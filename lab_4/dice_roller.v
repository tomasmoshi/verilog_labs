==> flow/design.v <==
module dice_roller(
    input clk,  
    input roll_button,  
    output reg[3:0] dice1,
    output reg[3:0] dice2
);
    reg [7:0] lfsr1 = 8'b10101011; 
    reg [7:0] lfsr2 = 8'b11001101; 
    wire feedback1 = lfsr1[7] ^ lfsr1[5] ^ lfsr1[4] ^ lfsr1[3];
    wire feedback2 = lfsr2[7] ^ lfsr2[5] ^ lfsr2[4] ^ lfsr2[3];
always @(posedge clk) begin
    lfsr1 <= {lfsr1[6:0], feedback1};
    lfsr2 <= {lfsr2[6:0], feedback2};
    if (roll_button) begin
        if (lfsr1 >252) lfsr1 <= lfsr1>>1;
        if (lfsr2 >252) lfsr2 <= lfsr2>>1;
        dice1 <= (lfsr1 % 6) + 1;
        dice2 <= (lfsr2 % 6) + 1;
    end
end
endmodule
Step by step through the tools: dice_roller
The steps from the RTL of dice_roller to its reports follow in flow order.
Line numbers count from 1 in the design file above.
Operators carry their Yosys type and port widths (W data, S select, Z words).
Library cell names are shortened.
A cell with -- has no value.

set-up
  top module = dice_roller
  clock = clk
  cell library = sky130hd
  timing corner = tt_025C_1v80

Word level
Counts by Yosys on the flattened word-level netlist (proc, flatten, opt, wreduce; memories kept). Register bits leave out memories and registers merged into their read ports (data or address); mux counts leave out enables and synchronous resets folded into registers. Print and check cells are left out. Cells with the same type and inputs are merged into one.

bit counts
  input bits = 2
  flip-flop bits (word level) = 24
  output and inout bits = 8

operators by class
  muxes and demuxes = 4
  $add $sub $neg = 2
  magnitude comparators = 2
  bitwise logic cells = 6
  divide/modulo/power cells = 2

operator list
  cell                    count
  $mod A8 B3 Y32 const B  2
  $mux W8                 4
  $gt A8 B8 Y1 const B    2
  $add A4 B1 Y4 const B   2
  $xor A1 B1 Y1           6

Logic depth
Longest topological path by Yosys (ltp), each cell counted once; first at word level (registers and memories cut), then after technology mapping (sequential cells cut; the memories' decode and read muxes count).

depth
  word-level depth = 5
  ABC_AREA = 0
  gate-level depth with buffers = 18

Netlist
The flow's flattened synthesis, as Yosys stat reports it; memories are mapped. The netlist is that of the ABC_AREA named above (0 if unset); the other value can give another one.

cells by type
  cell      count
  dfxtp_1   16
  edfxtp_1  8
  nand2_1   23
  ha_1      6
  o21ai_0   14
  nand3_1   13
  clkbuf_1  16
  xnor2_1   6
  xor2_1    6
  nor2_1    13
  buf_6     4
  a21oi_1   8
  nor2b_1   6
  inv_1     8
  nand3b_1  4
  o221ai_1  3
  buf_2     5
  or2_2     4

Not listed: further types 52, cells in them 72.

synthesis totals
  sequential area = 560.5 um^2
  chip area (Yosys) = 1976.9 um^2
  flip-flop cells = 24
  cell count = 235

Worst setup path after synthesis
Source: OpenSTA report_checks on the synthesized netlist (no wires, ideal clock, input and output delay 20% of the period each), path of least setup slack; recovery checks are left aside. Register names are those of the netlist, which keeps one name where synthesis merged equal registers.

timing path post-synthesis
  kind = register -> register
  start = register lfsr2[6]
  end = register dice2[3]
  data arrival time = 3.485 ns
  delay of the path = 3.746 ns
  stages on the path = 17
  clock period = 3.45 ns
  setup time = 0.261 ns
  path slack = -0.297 ns
  data required time = 3.189 ns
  synthesis period reached = 3.747 ns

"delay of the path" is the arrival time less input delay plus setup time.
"stages on the path" counts driving pins, that of a launching flip-flop among them; a cell with two outputs on the path counts twice.
"synthesis period reached" = period - worst setup slack (recovery checks aside). The figure is calculated, with input and output delays left at 20% of the set period.
Between the ends stands the longest chain of elaborated cells between them, by number of cells; it is not shown to be the way that was timed. Of several equally long chains one is given.
Each line given opens the expression or statement behind the cell; cells for indexed reads and writes are added by Yosys, which also makes memories of some case tables.

on the way, post-synthesis
  cell sequence = dfxtp_1 -> buf_4 -> buf_2 -> clkbuf_1 -> ha_1 -> and4bb_2 -> a211o_4 -> a221o_1 -> o21a_1 -> o21ai_0 -> o31a_1 -> ha_1 -> or3_1 -> a21oi_1 -> a2111oi_2 -> a32oi_1 -> xnor2_1
  cells in the longest elaborated chain = 2
  elaborated cells on any way between the ends = 2
  classes of those cells = add/sub (1); div (1)

ends and longest elaborated chain, post-synthesis
  what                line  source
  start: declaration  8     reg [7:0] lfsr2 = 8'b11001101;
  start: assignment   13    lfsr2 <= {lfsr2[6:0], feedback2};
  start: assignment   16    if (lfsr2 >252) lfsr2 <= lfsr2>>1;
  $mod A8 B3 Y32      18    dice2 <= (lfsr2 % 6) + 1;
  $add A4 B1 Y4       18
  end: assignment     18
  end: declaration    5     output reg[3:0] dice2

Worst path after layout
Path of least setup slack in the final report of run A (OpenROAD, finished layout, wires in). Where an end is a register, its clock arrival counts in the times.

timing path after layout
  kind = register -> register
  start = register lfsr2[6]
  end = register dice2[3]
  path slack = 2.99 ns
  setup time = 0.23 ns
  data required time = 7.04 ns
  data arrival time = 4.05 ns
  clock period = 6.96 ns
  stages on the path = 15

Between the ends stands the longest chain of elaborated cells between them, by number of cells; it is not shown to be the way that was timed. Of several equally long chains one is given.

on the way, after layout
  cell sequence = dfxtp_1 -> ha_1 -> and4bb_2 -> a211o_4 -> a221o_1 -> o21a_1 -> o21ai_0 -> o31a_1 -> ha_1 -> o21ai_0 -> nand3_1 -> a21oi_1 -> a2111oi_2 -> a32oi_1 -> xnor2_1
  cells in the longest elaborated chain = 2
  elaborated cells on any way between the ends = 2
  classes of those cells = add/sub (1); div (1)

ends and longest elaborated chain, after layout
  what                line  source
  start: declaration  8     reg [7:0] lfsr2 = 8'b11001101;
  start: assignment   13    lfsr2 <= {lfsr2[6:0], feedback2};
  start: assignment   16    if (lfsr2 >252) lfsr2 <= lfsr2>>1;
  $mod A8 B3 Y32      18    dice2 <= (lfsr2 % 6) + 1;
  $add A4 B1 Y4       18
  end: assignment     18
  end: declaration    5     output reg[3:0] dice2

Measured data: module dice_roller, platform sky130hd, 2 stored runs of the flow under differing settings, order arbitrary. Input and output delays are each 20% of the period that was set; the output load is 0.01 pF.
By "achieved clock period (ns)" is meant the clock period of the run minus its worst setup slack. This is arithmetic on one report: input and output delays are still those of the set period (20% each).
"worst setup path time (ns)" = time allowed to the worst setup path (clock period - input delay - output delay, where it has them) - its slack; a late launch clock adds to it, a late capture clock takes from it.
By "finish__power__total" is meant OpenSTA's value without simulated activity: inputs other than the clock are taken to toggle once in ten clock periods, and the tool carries that through the logic.

settings of run A
{
  "period_ns": 6.96,
  "CORE_UTILIZATION": 59,
  "CELL_PAD_IN_SITES_DETAIL_PLACEMENT": 1,
  "TNS_END_PERCENT": 75,
  "ABC_AREA": 0,
  "GPL_TIMING_DRIVEN": 1,
  "CAP_MARGIN": 20,
  "CORE_MARGIN": 2,
  "SLEW_MARGIN": 20
}
report of run A
yosys chip area after synthesis (um^2): 1976.9
finish__design__die__area: 3829.8
finish__design__instance__area__stdcell: 2037.0
finish__design__instance__utilization: 0.6202
finish__timing__setup__ws: 2.994
finish__timing__setup__tns: 0.000
finish__timing__hold__ws: 0.478
finish__power__total: 2.497e-04
achieved clock period (ns): 3.966
worst setup path time (ns): 3.97
worst setup path kind: register -> register

settings of run B
{
  "period_ns": 2.88,
  "CORE_UTILIZATION": 59,
  "HOLD_SLACK_MARGIN": 0.06,
  "CORE_MARGIN": 4,
  "CELL_PAD_IN_SITES_GLOBAL_PLACEMENT": 1,
  "GPL_TIMING_DRIVEN": 0,
  "CTS_CLUSTER_SIZE": 90,
  "CTS_CLUSTER_DIAMETER": 103,
  "CAP_MARGIN": 20,
  "SLEW_MARGIN": 0
}
report of run B: did not finish, place, GPL-0301
